==> flow/design.v <==
module SUB81 (
    input logic [80:0] data_in_a,
    input logic [80:0] data_in_b,
    input logic        data_valid,
    output logic [80:0] data_out
);
    always_comb begin
        if (data_valid) begin
            data_out = data_in_a - data_in_b;
        end else begin
            data_out = 'b0;
        end
    end
endmodule
module bef_loop #(
parameter iLN2 = 73'h171547652b820000000, 
parameter LN2  = 72'hb17217f7d1d0000000
)
( 
   input clk,
    input rst_n,
    input logic valid,
    input logic [7:0] rdm8,
    input logic [4:0] z0,
    input logic [71:0] r_72,
    input logic [71:0] sqr2_isigma,
    output logic [62:0] z_63,
    output logic [5:0] s_6,
    input logic [80:0] MUL_data_out,
    output logic      MUL_data_valid,
    output logic [80:0] MUL_data_in_a,
    output logic [80:0] MUL_data_in_b,
    output logic done
);
logic [80:0] SUB_data_out;
logic       SUB_data_valid;
logic [80:0] SUB_data_in_a;
logic [80:0] SUB_data_in_b;
logic [2:0] cnt;
logic [80:0] z_r;
logic [80:0] sqr_z_r;
logic [7:0] s_tmp; 
logic [80:0] MUL_tmp; 
logic [80:0] MUL_tmp2,MUL_tmp3; 
logic [80:0] x_81;
logic [71:0] r_Ber; 
wire b = rdm8[0]; 
always_ff @(posedge clk or negedge rst_n) begin
    if (!rst_n) begin
        cnt <= 'd0;
    end else if (valid) begin
        cnt <= (cnt < 'd7)? cnt + 'd1 : cnt;
    end else begin
        cnt <= 'd0;
    end
end
always_ff @(posedge clk or negedge rst_n) begin
    if (!rst_n) begin
        done <= 'b0;
    end else if (valid && (cnt == 'd6)) begin
        done <= 'b1;
    end else begin
        done <= 'b0;
    end
end
always_comb begin
    case (cnt) 
        'd1: begin SUB_data_valid = '1;
                  SUB_data_in_a = (b == 'd0)? {4'b0,z0,r_72} : {4'b0,z0,72'b0} + '1; 
                  SUB_data_in_b = (b == 'd0)? 'd0             : {9'b0,r_72};
        end
        'd4: begin SUB_data_valid = 'd1; SUB_data_in_a = MUL_tmp; SUB_data_in_b = MUL_tmp2; end
        'd7: begin SUB_data_valid = 'd1; SUB_data_in_a = x_81 ; SUB_data_in_b = MUL_tmp3; end
        default : begin SUB_data_valid = 'd0; SUB_data_in_a = 'd0; SUB_data_in_b = 'd0; end
        endcase
end
always_ff @(posedge clk) begin if (cnt == 'd1) z_r <= SUB_data_out; end
always_ff @(posedge clk) begin if (cnt == 'd4) x_81 <= SUB_data_out; end
always_ff @(posedge clk) begin if (cnt == 'd7) r_Ber <= SUB_data_out[71:0]; end
always_comb begin
    case (cnt)
    'd2: begin MUL_data_valid = 'd1; MUL_data_in_a = z_r; MUL_data_in_b = z_r; end
    'd3: begin MUL_data_valid = 'd1; MUL_data_in_a = sqr_z_r; MUL_data_in_b = sqr2_isigma; end
    'd5: begin MUL_data_valid = 'd1; MUL_data_in_a = x_81; MUL_data_in_b = {8'b0,iLN2}; end
    'd6: begin MUL_data_valid = 'd1; MUL_data_in_a = {1'b0,s_tmp,72'b0}; MUL_data_in_b = {9'b0,LN2}; end
    default: begin MUL_data_valid = 'd0; MUL_data_in_a = 'd0; MUL_data_in_b = 'd0;end
    endcase
end
always_ff @(posedge clk) begin if (cnt == 'd2) sqr_z_r <= MUL_data_out;end
always_ff @(posedge clk) begin if (cnt == 'd3) MUL_tmp <= MUL_data_out;end
always_ff @(posedge clk) begin if (cnt == 'd5) s_tmp = MUL_data_out[79:72];end
always_ff @(posedge clk) begin if (cnt == 'd6) MUL_tmp3 = MUL_data_out;end
always_comb begin
    case (z0)
    'd0:  MUL_tmp2 = 81'h000000000000000000000000000;
    'd1:  MUL_tmp2 = 81'h0000000004d3e2f060ef0000000;
    'd2:  MUL_tmp2 = 81'h00000000134f8bc183bc0000000;
    'd3:  MUL_tmp2 = 81'h000000002b72fa7368670000000;
    'd4:  MUL_tmp2 = 81'h000000004d3e2f060ef00000000;
    'd5:  MUL_tmp2 = 81'h0000000078b1297977570000000;
    'd6:  MUL_tmp2 = 81'h00000000adcbe9cda19c0000000;
    'd7:  MUL_tmp2 = 81'h00000000ec8e70028dbf0000000;
    'd8:  MUL_tmp2 = 81'h0000000134f8bc183bc00000000;
    'd9:  MUL_tmp2 = 81'h00000001870ace0eab9f0000000;
    'd10: MUL_tmp2 = 81'h00000001e2c4a5e5dd5c0000000;
    'd11: MUL_tmp2 = 81'h000000024826439dd0f70000000;
    'd12: MUL_tmp2 = 81'h00000002b72fa73686700000000;
    'd13: MUL_tmp2 = 81'h000000032fe0d0affdc70000000;
    'd14: MUL_tmp2 = 81'h00000003b239c00a36fc0000000;
    'd15: MUL_tmp2 = 81'h000000043e3a7545320f0000000;
    'd16: MUL_tmp2 = 81'h00000004d3e2f060ef000000000;
    'd17: MUL_tmp2 = 81'h000000057333315d6dcf0000000;
    'd18: MUL_tmp2 = 81'h000000061c2b383aae7c0000000;
    default: MUL_tmp2 = 81'h000000000000000000000000000;
    endcase
end
always_ff @(posedge clk or negedge rst_n) begin 
    if (!rst_n) begin 
        s_6 <= 'd0;
    end else if (cnt == 'd6) begin
        s_6 <= (s_tmp < 'd63)? s_tmp[5:0] : 'd63;
    end
end
assign z_63   = r_Ber[71:9];
SUB81 uSUB81 (
    .data_in_a(SUB_data_in_a),
    .data_in_b(SUB_data_in_b),
    .data_out(SUB_data_out),
    .data_valid(SUB_data_valid)
);
endmodule
# From RTL to reports: bef_loop
# Tool output for the design above, in the order of the flow.
# Lines are those of the file above, counted from 1.
# Operators: Yosys type, input widths -> output width; for muxes data width and select width s.
# Library cell names are shortened.
# Not given: -
# design
top_module,bef_loop
clock_port,clk
cell_library,sky130hd
lib_corner,tt_025C_1v80

# After elaboration
# Yosys after proc, flatten, opt, wreduce and memory -nomap, before mapping. Memory bits, and registers merged into a memory's read port (data or address), are not among the register bits. Print and check cells are not counted. Equal cells are merged and count once.
# Yosys's memory passes give these memory sizes; they may raise the number of words (mostly to a power of two), join words into wider ones and drop unused or constant bits.
# bits
out_inout_bits,233
reg_bits,495
elab_cells,40
rom_bits,1632
input_bits,241
mem_count,1
# memory_table
name,size,word_bits,read_ports,write_ports,line_no,text
(no name shown),32,51,1,0,94,case (z0)
# op_classes
mux,13
n_addsub,3
compare,2
reduce_logical,3
n_eq,8
# op_table
op,count
$pmux 81 s4,2
$pmux 81 s3,2
$mux 81,2
$sub 81x81->81,1
$add 78x1->79 const B,1
$mux 72,1
$eq 3x3->1 const B,4
$lt 8x6->1 const B,1
$eq 3x2->1 const B,2
$mux 6,1
$mux 3,2
$reduce_or 4->1,1
$add 3x1->3 const B,1
$eq 3x1->1 const B,1
$lt 3x3->1 const B,1
$reduce_or 3->1,1
$mux 1,3
$ne 2x1->1 const B,1
$logic_and 1x1->1,1

# Depth
# Depth = most cells in a row (Yosys ltp): at word level without a register or memory, in the mapped netlist without a sequential cell, where the memories' decode and read muxes count.
# logic_depth
ltp_word,5
abc_area,0
mapped_depth,22
ltp_nobuf,19

# Synthesis result
# Source: synth_stat.txt of the flow (Yosys; design flattened, memories mapped). It holds for the ABC_AREA given above (unset counts as 0); a run with the other value may have another netlist.
# The area totals of this step are shown rounded.
# by_type
cell,count
edfxtp_1,476
ha_1,96
nor2_1,309
a222oi_1,113
nand2_1,268
a21oi_1,167
o21ai_0,158
a22oi_1,93
clkbuf_1,153
nand3_1,91
xnor2_1,44
a221oi_1,37
xor2_1,33
a21o_1,34
dfrtp_1,10
nand4_1,27
inv_1,43
o21bai_1,19
# Other cell types: 55; their cells: 234.
# mapped
area_um2,26000
buffers,178
ff_cells,486
seq_area_um2,15000
stdcells,2405
# The figures by module come from a second, unflattened synthesis with its own total; it is not the netlist above.
# unflattened
cells_unflattened,2455
area_unflattened_um2,27000
# Each row is one instance without its submodules.
# by_module
module,area_um2,n_cells,instances
bef_loop,21000,1540,1
SUB81,5900,915,1

# Worst setup path after synthesis
# Path of least setup slack by OpenSTA after synthesis, without wires, with an ideal clock, recovery checks aside; 20% of the period is set as input and as output delay. Where synthesis merged equal registers, the netlist keeps one of their names.
# synth_timing
kind,register -> register
start,register cnt[1]
end,register x_81[79]
setup_ns,0.270
path_buffers,3
path_delay_ns,6.602
launch_ns,0.000
path_slack_ns,0.918
arrival_ns,6.332
path_stages,22
tclk_ns,7.52
period_less_setup_slack_ns,6.602
# "path_delay_ns" is the arrival time less input delay plus setup time.
# "path_stages" counts driving pins, that of a launching flip-flop among them; a cell with two outputs on the path counts twice.
# "period_less_setup_slack_ns" is the clock period less the worst setup slack; recovery checks do not enter. This is arithmetic on one report: input and output delays are still those of the set period (20% each).
# Between the ends stands the longest chain of elaborated cells between them, by number of cells; it is not shown to be the way that was timed. Of several equally long chains one is given.
# A line is the first line of the expression or statement that the cell stems from. Yosys adds cells for indexed reads and writes and turns some case tables into memories.
# A register here has more assigning lines than the two given.
# synth_between
path_cell_list,dfrtp_1 -> inv_1 -> ha_1 -> nand2_1 -> inv_1 -> clkbuf_1 -> clkbuf_1 -> o21ai_0 -> nand3_1 -> ha_1 -> clkbuf_1 -> a21oi_1 -> o21a_1 -> o221ai_1 -> or2_1 -> a2111oi_2 -> a211oi_2 -> a31oi_1 -> nor3_1 -> nor3_1 -> xor2_1 -> nor2_1
elab_chain_len,4
# synth_lines
item,line_no,text
start: declaration,39,logic [2:0] cnt;
start: assignment,50,cnt <= 'd0;
start: assignment,52,cnt <= (cnt < 'd7)? cnt + 'd1 : cnt;
$eq 3x3->1,67,case (cnt)
$pmux 81 s3,67,
$sub 81x81->81,9,data_out = data_in_a - data_in_b;
$mux 81,8,if (data_valid) begin
end: assignment,78,always_ff @(posedge clk) begin if (cnt == 'd4) x_81 <= SUB_data_out; end
end: declaration,45,logic [80:0] x_81;

# Worst path after layout
# From the final timing report of job 1: the path of least setup slack in the routed layout; clock arrival at registers is part of the times.
# layout_timing
kind,input -> register
start,input z0[0]
end,register r_Ber[68]
path_slack_ns,2.19
path_buffers,2
setup_ns,0.32
path_stages,19
tclk_ns,9.49
input_delay_ns,1.90
launch_ns,1.90
arrival_ns,7.62
# Between the ends stands the longest chain of elaborated cells between them, by number of cells; it is not shown to be the way that was timed. Of several equally long chains one is given.
# A memory read counts as a cell of the chain, while the word-level depth stops at memories.
# layout_between
path_cell_list,clkdlybuf4s50_1 -> inv_1 -> ha_1 -> nand2_1 -> a21oi_1 -> a222oi_1 -> ha_1 -> nand4_1 -> nor3_2 -> nand2_1 -> nor4_1 -> o21ai_0 -> a31oi_1 -> buf_4 -> nand2b_1 -> a21boi_0 -> o31ai_1 -> xnor2_1 -> nor2_1
elab_chain_len,4
# layout_lines
item,line_no,text
start: declaration,24,"input logic [4:0] z0,"
$mem_v2 32x51,94,case (z0)
$pmux 81 s3,67,case (cnt)
$sub 81x81->81,9,data_out = data_in_a - data_in_b;
$mux 81,8,if (data_valid) begin
end: assignment,79,always_ff @(posedge clk) begin if (cnt == 'd7) r_Ber <= SUB_data_out[71:0]; end
end: declaration,46,logic [71:0] r_Ber;

# bef_loop through Yosys and OpenROAD on sky130hd: 2 stored runs, unordered, with their settings and measured results. The constraints put input and output delay at 20% of the set period each and load the outputs with 0.01 pF.
# "clock_period_reached_ns": clock period set for the run, less the worst setup slack. It is reckoned from that one timing run; input and output delays stay at 20% of the period that was set.
# "worst_path_allowed_less_slack_ns" is the time allowed to the run's worst setup path (the clock period less input and output delay, where it has them) less its slack. Clock arrival times count: a late capture clock shortens it, a late launch clock lengthens it.
# By "design_power_mw" is meant OpenSTA's value without simulated activity: inputs other than the clock are taken to toggle once in ten clock periods, and the tool carries that through the logic.
# The results are shown rounded.
# Settings: . = not set for that run.
run,period_ns,CORE_UTILIZATION,SETUP_SLACK_MARGIN,PLACE_DENSITY,CELL_PAD_IN_SITES_GLOBAL_PLACEMENT,GPL_ROUTABILITY_DRIVEN,MIN_ROUTING_LAYER,CAP_MARGIN,CORE_MARGIN,SLEW_MARGIN,PLACE_DENSITY_LB_ADDON,CORE_ASPECT_RATIO,TNS_END_PERCENT,CTS_CLUSTER_SIZE,die_footprint_um2,finalUtil_pct,final_stdcell_area_um2,ws_setup_ns,fin_tns_ns,worst_path_allowed_less_slack_ns,worst_setup_path_type,clock_period_reached_ns,worst_hold_slack_ns,design_power_mw,synthArea_um2
job 1,9.49,16,-0.54,0.83,0,1,met1,20,2,20,.,.,.,.,160000,22,35000,2.2,0.000,5.40,input -> register,7.296,0.49,7.3,26000
job 2,8.67,42,.,.,0,0,.,20,2,20,0.18,0.84,45,21,64000,54,33000,1.4,0.000,5.57,input -> register,7.301,0.49,7.2,26000
