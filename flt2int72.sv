==> flow/design.v <==
module flt272int (
    input  clk                      ,
    input  valid,
    input  logic [63:0] fpr_mu_l,
    input  logic [63:0] fpr_mu_r,
    input  logic [63:0] fpr_isigma,
    output logic [71:0] r_l,
    output logic [71:0] r_r,
    output logic [71:0] isigma,    
    output logic [63:0] int_mu_l   , 
    output logic [63:0] int_mu_r    
);
    logic [51:0] mu_l_frn, mu_r_frn, isigma_frn; 
    logic [10:0]  mu_l_exp, mu_r_exp, isigma_exp; 
    logic [71:0] isigma_cmp;
    logic [1:0] cnt;
    logic [51:0] mu_l_tmp, mu_r_tmp;
    logic [51:0] mul_tmp, mur_tmp;
    assign mu_l_frn   = fpr_mu_l[51:0];
    assign mu_r_frn   = fpr_mu_r[51:0];
    assign isigma_frn = fpr_isigma[51:0];
    assign mu_l_exp = fpr_mu_l[62:52]-11'd1023; 
    assign mu_r_exp = fpr_mu_r[62:52]-11'd1023;
    assign isigma_exp  = 11'd1022 - fpr_isigma[62:52]; 
    always_ff @(posedge clk) begin
        if(!valid)         cnt <= 2'b0;
        else if(cnt != 2'b10)  cnt <= cnt + 2'b1;
        else               cnt <= cnt;
    end
    always_ff @(posedge clk) begin 
        if(valid &&(cnt == 0)) begin
             mu_l_tmp <= mu_l_frn << mu_l_exp;
             mu_r_tmp <= mu_r_frn << mu_r_exp;   
        end else if (cnt == 1) begin
            r_l <= {mu_l_tmp,20'b0};
            r_r <= {mu_r_tmp,20'b0};
        end else begin
            mu_l_tmp <= mu_l_tmp;
            mu_r_tmp <= mu_r_tmp;
        end
    end
assign isigma_cmp = {1'b1,isigma_frn,19'b0}; 
    always_ff @(posedge clk) begin
        if(valid) begin
            isigma <= isigma_cmp >> isigma_exp;
        end else begin
            isigma <= isigma;
        end
    end
assign int_mu_l = {1'b0,fpr_mu_l[62:52],mul_tmp};
assign int_mu_r = {1'b0,fpr_mu_r[62:52],mur_tmp};
    always_ff @(posedge clk) begin
        if(valid && (cnt == 0)) begin
            mul_tmp <= mu_l_frn >> (52-mu_l_exp);
            mur_tmp <= mu_r_frn >> (52-mu_r_exp);
        end else if (cnt == 1) begin
            mul_tmp <= mul_tmp << (52-mu_l_exp);
            mur_tmp <= mur_tmp << (52-mu_r_exp);
        end else begin
            mul_tmp <= mul_tmp;
            mur_tmp <= mur_tmp;
        end
    end
endmodule
Tool chain data of flt272int
What the tools print for flt272int, step after step. Line numbers count from 1 in the design file above. Operators: Yosys type, input widths -> output width; for muxes data width and select width s. Library cell names are shortened. The mark - stands for no value.

Design top: flt272int. Clock port: clk. Cell library: sky130hd. Corner: tt_025C_1v80.

Elaborated design
Yosys after proc, flatten, opt, wreduce and memory -nomap, before mapping. Memory bits, and registers merged into a memory's read port (data or address), are not among the register bits. Print and check cells are not counted. Equal cells are merged and count once.

The figure for cells after elaboration is 32. For output and inout port bits the number is 344. Register bits after elaboration: 386.

The figure for eq/ne operators is 2. Reductions and logical operators: 4. Under bitwise logic cells stands 1. For shift-type cells the number is 7. Add/sub/neg operators: 6. Under mux-type cells stands 4.

Operators with widths (count): $mux 52 (4); $shl 52x11->52 (2); $shl 52x32->52 (2); $shr 52x32->52 (2); $shr 72x11->72 (1); $sub 6x11->12 const A (2); $sub 11x10->11 const B (2); $sub 10x11->11 const A (1); $add 2x1->2 const B (1); $eq 2x1->1 const B (1); $ne 2x2->1 const B (1); $logic_not 2->1 (1); $reduce_and 2->1 (1); $reduce_bool 2->1 (1); $logic_and 1x1->1 (1); $not 1->1 (1).

Longest topological paths
Longest topological path by Yosys (ltp), each cell counted once; first at word level (registers and memories cut), then after technology mapping (sequential cells cut; the memories' decode and read muxes count).

For word-level depth the number is 5. The figure for ABC_AREA is 0. For depth in mapped cells the number is 14.

Synthesis result
Source: synth_stat.txt of the flow (Yosys; design flattened, memories mapped). It holds for the ABC_AREA given above (unset counts as 0); a run with the other value may have another netlist.

Cells by type: edfxtp_1 (count 384, area in all 1.15E+04 µm²); mux4_2 (count 221, area in all 4.98E+03 µm²); mux2i_1 (count 395, area in all 3.95E+03 µm²); nor2_1 (count 510, area in all 1.91E+03 µm²); nand2_1 (count 479, area in all 1.8E+03 µm²); a21oi_1 (count 233, area in all 1.17E+03 µm²); mux2_2 (count 99, area in all 1.11E+03 µm²); o21ai_0 (count 201, area in all 1.01E+03 µm²); buf_4 (count 106, area in all 795.763 µm²); a211oi_1 (count 91, area in all 683.155 µm²); buf_2 (count 130, area in all 650.624 µm²); nand3_1 (count 118, area in all 590.566 µm²); o211ai_1 (count 76, area in all 570.547 µm²); clkbuf_1 (count 149, area in all 559.286 µm²); nor3_1 (count 81, area in all 405.389 µm²); a31oi_1 (count 61, area in all 381.616 µm²); a22oi_1 (count 49, area in all 367.853 µm²); o22ai_1 (count 55, area in all 344.08 µm²).

Not listed: further types 83, cells in them 608.

The figure for flip-flop cells is 386. The entry for buffer cells reads 429. The figure for cells in the netlist is 4046. Mapped area: 37507.2 µm².

Timing after synthesis
Path of least setup slack by OpenSTA after synthesis, without wires, with an ideal clock, recovery checks aside; 20% of the period is set as input and as output delay. Where synthesis merged equal registers, the netlist keeps one of their names.

Path type: input-to-reg. Start point: input port valid. End point: register mul_tmp[0]. The entry for path slack reads 5.584 ns. The entry for period reads 15.3 ns. The figure for input delay is 3.060 ns. For time at the first pin the number is 3.060 ns. For driving pins on the path the number is 7. The figure for path delay is 6.655 ns. For data arrival time the number is 9.260 ns. The entry for synthesis period reached reads 9.716 ns.

"path delay" is the arrival time less input delay plus setup time. "driving pins on the path" counts driving pins, that of a launching flip-flop among them; a cell with two outputs on the path counts twice. "synthesis period reached" = period - worst setup slack (recovery checks aside). The figure is calculated, with input and output delays left at 20% of the set period. The rows between start and end are the longest chain of elaborated cells between them; the timing report does not say that the signal goes this way. Where chains are equally long, one stands for them. A line is the first line of the expression or statement that the cell stems from. Yosys adds cells for indexed reads and writes and turns some case tables into memories. A register here has more assigning lines than the two given. Only ways into the end's enable, where the timed path ends, are counted here.

Cell sequence: nand2_1 > inv_1 > clkbuf_1 > clkbuf_1 > clkbuf_1 > nor2_1 > inv_1. For cells in the longest elaborated chain the number is 2. The figure for elaborated cells between the ends (all ways) is 2. Those cells by class: reduce/logical (2).

Ends and longest elaborated chain, after synthesis: start, declared (RTL line 3) `input  valid,`; $logic_and 1x1->1 (RTL line 53) `if(valid && (cnt == 0)) begin`; $reduce_bool 2->1; end, assigned (RTL line 54) `mul_tmp <= mu_l_frn >> (52-mu_l_exp);`; end, assigned (RTL line 57) `mul_tmp <= mul_tmp << (52-mu_l_exp);`; end, declared (RTL line 18) `logic [51:0] mul_tmp, mur_tmp;`.

Path in the finished layout
From the final timing report of flow run 1: the path of least setup slack in the routed layout; clock arrival at registers is part of the times.

Path type: input-to-reg. Start point: input port fpr_mu_l[53]. End point: register mul_tmp[33]. For time at the first pin the number is 1.30 ns. The entry for path slack reads 0.67 ns. The figure for input delay is 1.30 ns. For data arrival time the number is 6.11 ns. For driving pins on the path the number is 10. The entry for period reads 6.49 ns.

The rows between start and end are the longest chain of elaborated cells between them; the timing report does not say that the signal goes this way. Where chains are equally long, one stands for them. A register here has more assigning lines than the two given.

Cell sequence: clkdlybuf4s50_1 > ha_4 > nand3_1 > o21ai_0 > and2_1 > o211a_1 > nand2_1 > o221ai_1 > a21oi_1 > o21ai_0. For cells in the longest elaborated chain the number is 5. The figure for elaborated cells between the ends (all ways) is 6. Those cells by class: add/sub (2); shift (2); mux (2).

Ends and longest elaborated chain, after layout: start, declared (RTL line 4) `input  logic [63:0] fpr_mu_l,`; $sub 11x10->11 (RTL line 22) `assign mu_l_exp = fpr_mu_l[62:52]-11'd1023;`; $sub 6x11->12 (RTL line 57) `mul_tmp <= mul_tmp << (52-mu_l_exp);`; $shl 52x32->52 (RTL line 57); $mux 52 (RTL line 56) `end else if (cnt == 1) begin`; $mux 52 (RTL line 53) `if(valid && (cnt == 0)) begin`; end, assigned (RTL line 54) `mul_tmp <= mu_l_frn >> (52-mu_l_exp);`; end, assigned (RTL line 57); end, declared (RTL line 18) `logic [51:0] mul_tmp, mur_tmp;`.

Subject: flt272int on sky130hd, stored results

Hello all,

Stored flow runs of flt272int (2 of them; Yosys, OpenROAD, sky130hd). They differ in their settings and are not a sequence. Constraints: input delay and output delay 20% of the set period each, output load 0.01 pF. "time used up by the worst setup path" is the time allowed to the run's worst setup path (the clock period less input and output delay, where it has them) less its slack. Clock arrival times count: a late capture clock shortens it, a late launch clock lengthens it. "total power of the final layout" rests on the timing tool's default activity at the inputs, not on a simulated workload.

Files of flow run 1:
==> flow/run.sh <==
#!/bin/bash
# the make line also repeats the synthesis and layout settings of config.mk as NAME=value (left out here)
make -C /OpenROAD-flow-scripts/flow DESIGN_CONFIG=/design/flow/config.mk WORK_HOME=/design/flow/orfs CLKGATE_MAP_FILE= finish
==> flow/config.mk <==
export PLATFORM = sky130hd
export DESIGN_NAME = flt272int
export DESIGN_NICKNAME = flt272int
export VERILOG_FILES = /design/flow/design.v
export SDC_FILE = /design/flow/constraint.sdc
export NUM_CORES = 4
export LEC_CHECK = 0
export ABC_AREA = 0
export CAP_MARGIN = 20
export CELL_PAD_IN_SITES_DETAIL_PLACEMENT = 1
export CORE_MARGIN = 2
export CORE_UTILIZATION = 46
export CTS_CLUSTER_SIZE = 48
export GPL_ROUTABILITY_DRIVEN = 0
export GPL_TIMING_DRIVEN = 1
export SLEW_MARGIN = 20
==> flow/constraint.sdc <==
create_clock -name core_clock -period 6.49 [get_ports {clk}]
set_input_delay 1.2980 -clock core_clock [delete_from_list [all_inputs] [get_ports {clk}]]
set_output_delay 1.2980 -clock core_clock [all_outputs]
set_load 0.01 [all_outputs]

Results of flow run 1. The measured time used up by the worst setup path is 4.52 ns. Kind of the worst setup path: input-to-reg. For the worst setup slack after layout the run shows 0.675 ns. The lowest hold slack stands at 0.414 ns. The measured standard-cell area after routing is 44397.6 µm². The measured final design utilization is 0.55. The chip area in the Yosys report stands at 37507.2 µm². The total power of the final layout comes to 12695 uW. The total die area is 83836.3 µm².

Files of flow run 2:
==> flow/run.sh <==
#!/bin/bash
# the make line also repeats the synthesis and layout settings of config.mk as NAME=value (left out here)
make -C /OpenROAD-flow-scripts/flow DESIGN_CONFIG=/design/flow/config.mk WORK_HOME=/design/flow/orfs CLKGATE_MAP_FILE= finish
==> flow/config.mk <==
export PLATFORM = sky130hd
export DESIGN_NAME = flt272int
export DESIGN_NICKNAME = flt272int
export VERILOG_FILES = /design/flow/design.v
export SDC_FILE = /design/flow/constraint.sdc
export NUM_CORES = 4
export LEC_CHECK = 0
export CAP_MARGIN = 20
export CELL_PAD_IN_SITES_GLOBAL_PLACEMENT = 3
export CORE_ASPECT_RATIO = 1.25
export CORE_MARGIN = 2
export CORE_UTILIZATION = 64
export CTS_CLUSTER_SIZE = 66
export GPL_ROUTABILITY_DRIVEN = 0
export GPL_TIMING_DRIVEN = 1
export HOLD_SLACK_MARGIN = 0.05
export PLACE_DENSITY_LB_ADDON = 0.21
export SETUP_SLACK_MARGIN = 1.4
export SLEW_MARGIN = 20
==> flow/constraint.sdc <==
create_clock -name core_clock -period 7.59 [get_ports {clk}]
set_input_delay 1.5180 -clock core_clock [delete_from_list [all_inputs] [get_ports {clk}]]
set_output_delay 1.5180 -clock core_clock [all_outputs]
set_load 0.01 [all_outputs]

Outcome of flow run 2: no results, placement failed with FLW-0024.

Thanks
